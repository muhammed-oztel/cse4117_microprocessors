==> flow/design.v <==
module reptile (
                input clk,
                input [15:0] data_in,
                output [15:0] data_out,
                output reg [11:0] address,
                output memwt,
                output [15:0] reg0
                );
    reg [11:0] pc, ir;  
    reg [4:0]  state;  
    reg [15:0] regbank [7:0]; 
    reg zeroflag;  
    reg [15:0] result;  
    localparam  FETCH=4'b0000,
                LDI=4'b0001, 
                LD=4'b0010,
                ST=4'b0011,
                JZ=4'b0100,
                JMP=4'b0101,
                ALU=4'b0111;
    wire zeroresult;  
    always @(posedge clk)
        case(state)
            FETCH: 
            begin
                if ( data_in[15:12]==JZ)  
                    if (zeroflag)   
                        state <= JMP;
                    else
                        state <= FETCH;  
                else
                    state <= data_in[15:12];  
                ir<=data_in[11:0];  
                pc<=pc+1;  
            end
            LDI:
            begin
                regbank[ ir[2:0] ] <= data_in;  
                pc<=pc+1;  
                state <= FETCH;
            end
            LD:
                begin
                    regbank[ir[2:0]] <= data_in;
                    state <= FETCH;  
                end 
            ST:
                begin
						  state <= FETCH;  
                end    
            JMP:
                begin
                    pc <= pc+ir;
                    state <= FETCH;  
                end          
            ALU:
                begin
                    regbank[ir[2:0]]<=result;
                    zeroflag<=zeroresult;
                    state <= FETCH;
                end
        endcase
    always @*   
        case (state)
            LD:      address=regbank[ir[5:3]][11:0];
            ST:      address=regbank[ir[5:3]][11:0];
            default: address=pc;
        endcase
 assign memwt=(state==ST);
 assign data_out = regbank[ir[8:6]];
    always @*
        case (ir[11:9])
            3'h0: result = regbank[ir[8:6]]+regbank[ir[5:3]];  
            3'h1: result = regbank[ir[8:6]]-regbank[ir[5:3]];  
            3'h2: result = regbank[ir[8:6]]&regbank[ir[5:3]];  
            3'h3: result = regbank[ir[8:6]]|regbank[ir[5:3]];  
            3'h4: result = regbank[ir[8:6]]^regbank[ir[5:3]];  
            3'h7: case (ir[8:6])
                        3'h0: result = !regbank[ir[5:3]];
                        3'h1: result = regbank[ir[5:3]];
                        3'h2: result = regbank[ir[5:3]]+1;
                        3'h3: result = regbank[ir[5:3]]-1;
                        default: result=16'h0000;
                    endcase
            default: result=16'h0000;
        endcase
    assign zeroresult = ~|result;
	assign reg0=regbank[0];
    initial begin;
            state=FETCH;
				zeroflag=0;
				pc=0;
            end                        
endmodule
# Tool chain data of reptile
# What the tools print for reptile, step after step.
# Line numbers count from 1 in the design file above.
# Library cell names are shortened.
# Not given: -
dict set report design {
  top {reptile}
  clk_port {clk}
  cell_library {sky130hd}
  lib_corner {tt_025C_1v80}
}

# Word level
# Yosys after proc, flatten, opt, wreduce and memory -nomap, before mapping. Print and check cells are not counted.
# Memory sizes are those after Yosys's memory passes, which may raise the word count (mostly to a power of two), join words into wider ones and drop unused or constant bits.
dict set report bits {
  n_memories 1
  output_inout_bits 45
  ram_bits 128
  word_cells 59
  input_bits 17
  reg_bits 30
  clocked_rd_ports_x_width 32
}
# name size width rd write_ports line_no
set mem_list {}
lappend mem_list {regbank 8 16 3 1 11} ;# reg [15:0] regbank [7:0];
dict set report classes {
  n_logic 5
  n_addsub 6
  reduce_logical 11
  eq_ne 15
  muxes 17
}
# op n
set ops {}
lappend ops {{parallel mux 16 bit (select 6 bit)} 1}
lappend ops {{2-to-1 mux 16 bit} 5}
lappend ops {{parallel mux 16 bit (select 4 bit)} 1}
lappend ops {{parallel mux 12 bit (select 2 bit)} 1}
lappend ops {{adder 16 x 1 -> 16 bit with constant B} 1}
lappend ops {{subtractor 16 x 1 -> 16 bit with constant B} 1}
lappend ops {{adder 16 bit} 1}
lappend ops {{subtractor 16 bit} 1}
lappend ops {{bitwise AND 16 bit} 1}
lappend ops {{bitwise OR 16 bit} 1}
lappend ops {{XOR 16 bit} 1}
lappend ops {{zero test 16 bit} 1}
lappend ops {{OR reduction 16 bit} 1}
lappend ops {{== test 5 x 2 -> 1 bit with constant B} 3}
lappend ops {{adder 12 x 1 -> 12 bit with constant B} 1}
lappend ops {{adder 12 bit} 1}
lappend ops {{== test 3 x 2 -> 1 bit with constant B} 4}
lappend ops {{2-to-1 mux 12 bit} 1}
lappend ops {{== test 5 x 3 -> 1 bit with constant B} 2}
lappend ops {{parallel mux 5 bit (select 2 bit)} 1}
lappend ops {{2-to-1 mux 3 bit} 3}
lappend ops {{== test 3 x 1 -> 1 bit with constant B} 2}
lappend ops {{== test 3 bit with constant B} 2}
lappend ops {{zero test 3 bit} 2}
lappend ops {{== test 5 x 1 -> 1 bit with constant B} 1}
lappend ops {{zero test 5 bit} 1}
lappend ops {{OR reduction 5 bit} 1}
lappend ops {{nonzero test 2 bit} 2}
# Other operator kinds: 6; their cells: 10.

# Depth
# Yosys ltp: most cells in a row. Word level: on the elaborated netlist, between registers, memories and ports. Mapped: between sequential cells and ports; inverters and the memories' decode and read muxes count.
dict set report logic_depth {
  word_depth 5
  abc_area 0
  depth_mapped 22
  mapped_depth_nobuf 18
}

# After synthesis
# Yosys stat after the flow's synthesis: flattened, memories mapped to cells. It holds for the ABC_AREA given above (unset counts as 0); a run with the other value may have another netlist.
dict set report mapped {
  synth_area_um2 11637.4
  cell_count 1015
  buffers 51
  seqArea_um2 4834.6
  flip_flops 163
}
# cell n area_total_um2
set by_type {}
lappend by_type {edfxtp_1 157 4.71E+03}
lappend by_type {mux4_2 64 1.44E+03}
lappend by_type {ha_1 73 913.376}
lappend by_type {mux2i_1 44 440.422}
lappend by_type {xnor2_1 33 289.027}
lappend by_type {nand2_1 73 274.013}
lappend by_type {nor2_1 73 274.013}
lappend by_type {a21oi_1 50 250.24}
lappend by_type {o21ai_0 50 250.24}
lappend by_type {inv_1 52 195.187}
lappend by_type {mux2_2 17 191.434}
lappend by_type {nor3_1 25 125.12}
lappend by_type {clkbuf_1 32 120.115}
lappend by_type {dfxtp_1 6 120.115}
lappend by_type {a21o_1 14 105.101}
lappend by_type {nor2b_1 16 100.096}
lappend by_type {and2_1 15 93.84}
lappend by_type {nand3_1 16 80.077}
# Not listed: further types 63, cells in them 205.

# Path before layout
# Source: OpenSTA report_checks on the synthesized netlist (no wires, ideal clock, input and output delay 20% of the period each), path of least setup slack; recovery checks are left aside. Register names are those of the netlist, which keeps one name where synthesis merged equal registers.
dict set report synth_timing {
  path_kind {register to register}
  from {reg (name not given)}
  to {reg zeroflag}
  tclk_ns 5.81
  t_arrival_ns 4.594
  stages 21
  n_path_buf 4
  delay_ns 4.763
  t_first_pin_ns 0.000
  path_slack_ns 1.047
  setup_ns 0.169
  required_ns 5.641
  synth_period_reached_ns 4.763
}
# "delay_ns" is the arrival time less input delay plus setup time.
# "stages": output pins that drive a net of the path, with the launching flip-flop's if there is one; two outputs of one cell count as two.
# "synth_period_reached_ns" = period - worst setup slack (recovery checks aside). The figure is calculated, with input and output delays left at 20% of the set period.
dict set report synth_between {
  cell_sequence {dfxtp_1 buf_6 buf_4 buf_4 buf_2 mux4_2 mux2i_1 ha_1 nand2_1 nor3_1 a21oi_1 xnor2_1 ha_1 and3_1 a31o_2 nor2_1 o31ai_1 or3_1 nor4_1 nand4_1 nor4b_2}
}
# item line_no
set synth_lines {}
lappend synth_lines {{end: assignment} 59} ;# zeroflag<=zeroresult;
lappend synth_lines {{end: declaration} 12} ;# reg zeroflag;
# Chain of elaborated cells between the ends: none given.

# Path in the finished layout
# From the final timing report of flow run A: the path of least setup slack in the routed layout; clock arrival at registers is part of the times.
dict set report layout_timing {
  path_kind {register to register}
  from {reg (name not given)}
  to {mem regbank[1][14]}
  required_ns 7.86
  tclk_ns 7.67
  n_path_buf 1
  t_first_pin_ns 0.49
  stages 19
  t_arrival_ns 6.37
  path_slack_ns 1.49
  setup_ns 0.29
}
dict set report layout_between {
  cell_sequence {dfxtp_2 mux4_2 mux2i_2 nand3_1 nor3_1 buf_4 a21oi_1 xnor2_1 ha_1 a21oi_1 nand2_1 and2_1 a311oi_1 o21ai_0 xor2_1 a21oi_1 nand2_1 and3b_1 a21oi_1}
}
# item line_no
set layout_lines {}
lappend layout_lines {{end: declaration} 11} ;# reg [15:0] regbank [7:0];
# Chain of elaborated cells between the ends: none given.

# Below are 2 stored runs of the flow (Yosys, OpenROAD; platform sky130hd) on reptile, each with its settings and what was measured, unordered. Constraints: input delay and output delay 20% of the set period each, output load 0.01 pF.
# "clock_period_reached_ns" = clock period - worst setup slack. The figure is calculated, with input and output delays left at 20% of the set period.
# By "worst_path_ns" is meant the share of the clock period that the worst setup path is allowed (20% is reserved at inputs, 20% at outputs), minus its slack. Clock arrival times at its registers enter into it.
# "totalPower_uw" rests on the timing tool's default activity at the inputs, not on a simulated workload.
run="flow run A" settings period_ns=7.67 CORE_UTILIZATION=16 PLACE_DENSITY_LB_ADDON=0.02 CORE_ASPECT_RATIO=0.7 CORE_MARGIN=4 CELL_PAD_IN_SITES_GLOBAL_PLACEMENT=3 TNS_END_PERCENT=100 GPL_TIMING_DRIVEN=1 MAX_ROUTING_LAYER="met5" CAP_MARGIN=20 SLEW_MARGIN=20
run="flow run A" results clock_period_reached_ns=6.178 hold_worst_slack_ns=0.538 total_negative_slack_ns=0.000 synthArea_um2=11637.4 setup_ws_ns=1.492 worst_path_ns=6.18 critical_path_type="register to register" totalPower_uw=6247 die_footprint_um2=77181.8 layout_stdcell_area_um2=14193.6 util_pct=19.8
run="flow run B" settings period_ns=6.98 CORE_UTILIZATION=36 SETUP_SLACK_MARGIN=0.44 PLACE_DENSITY=0.77 CORE_ASPECT_RATIO=0.91 CORE_MARGIN=8 CTS_CLUSTER_SIZE=75 MIN_ROUTING_LAYER="met2" CAP_MARGIN=20 SLEW_MARGIN=20
run="flow run B" results clock_period_reached_ns=6.175 util_pct=42.1 totalPower_uw=6533 synthArea_um2=11637.4 total_negative_slack_ns=0.000 layout_stdcell_area_um2=13350.3 worst_path_ns=6.17 critical_path_type="register to register" hold_worst_slack_ns=0.540 die_footprint_um2=38342.1 setup_ws_ns=0.805
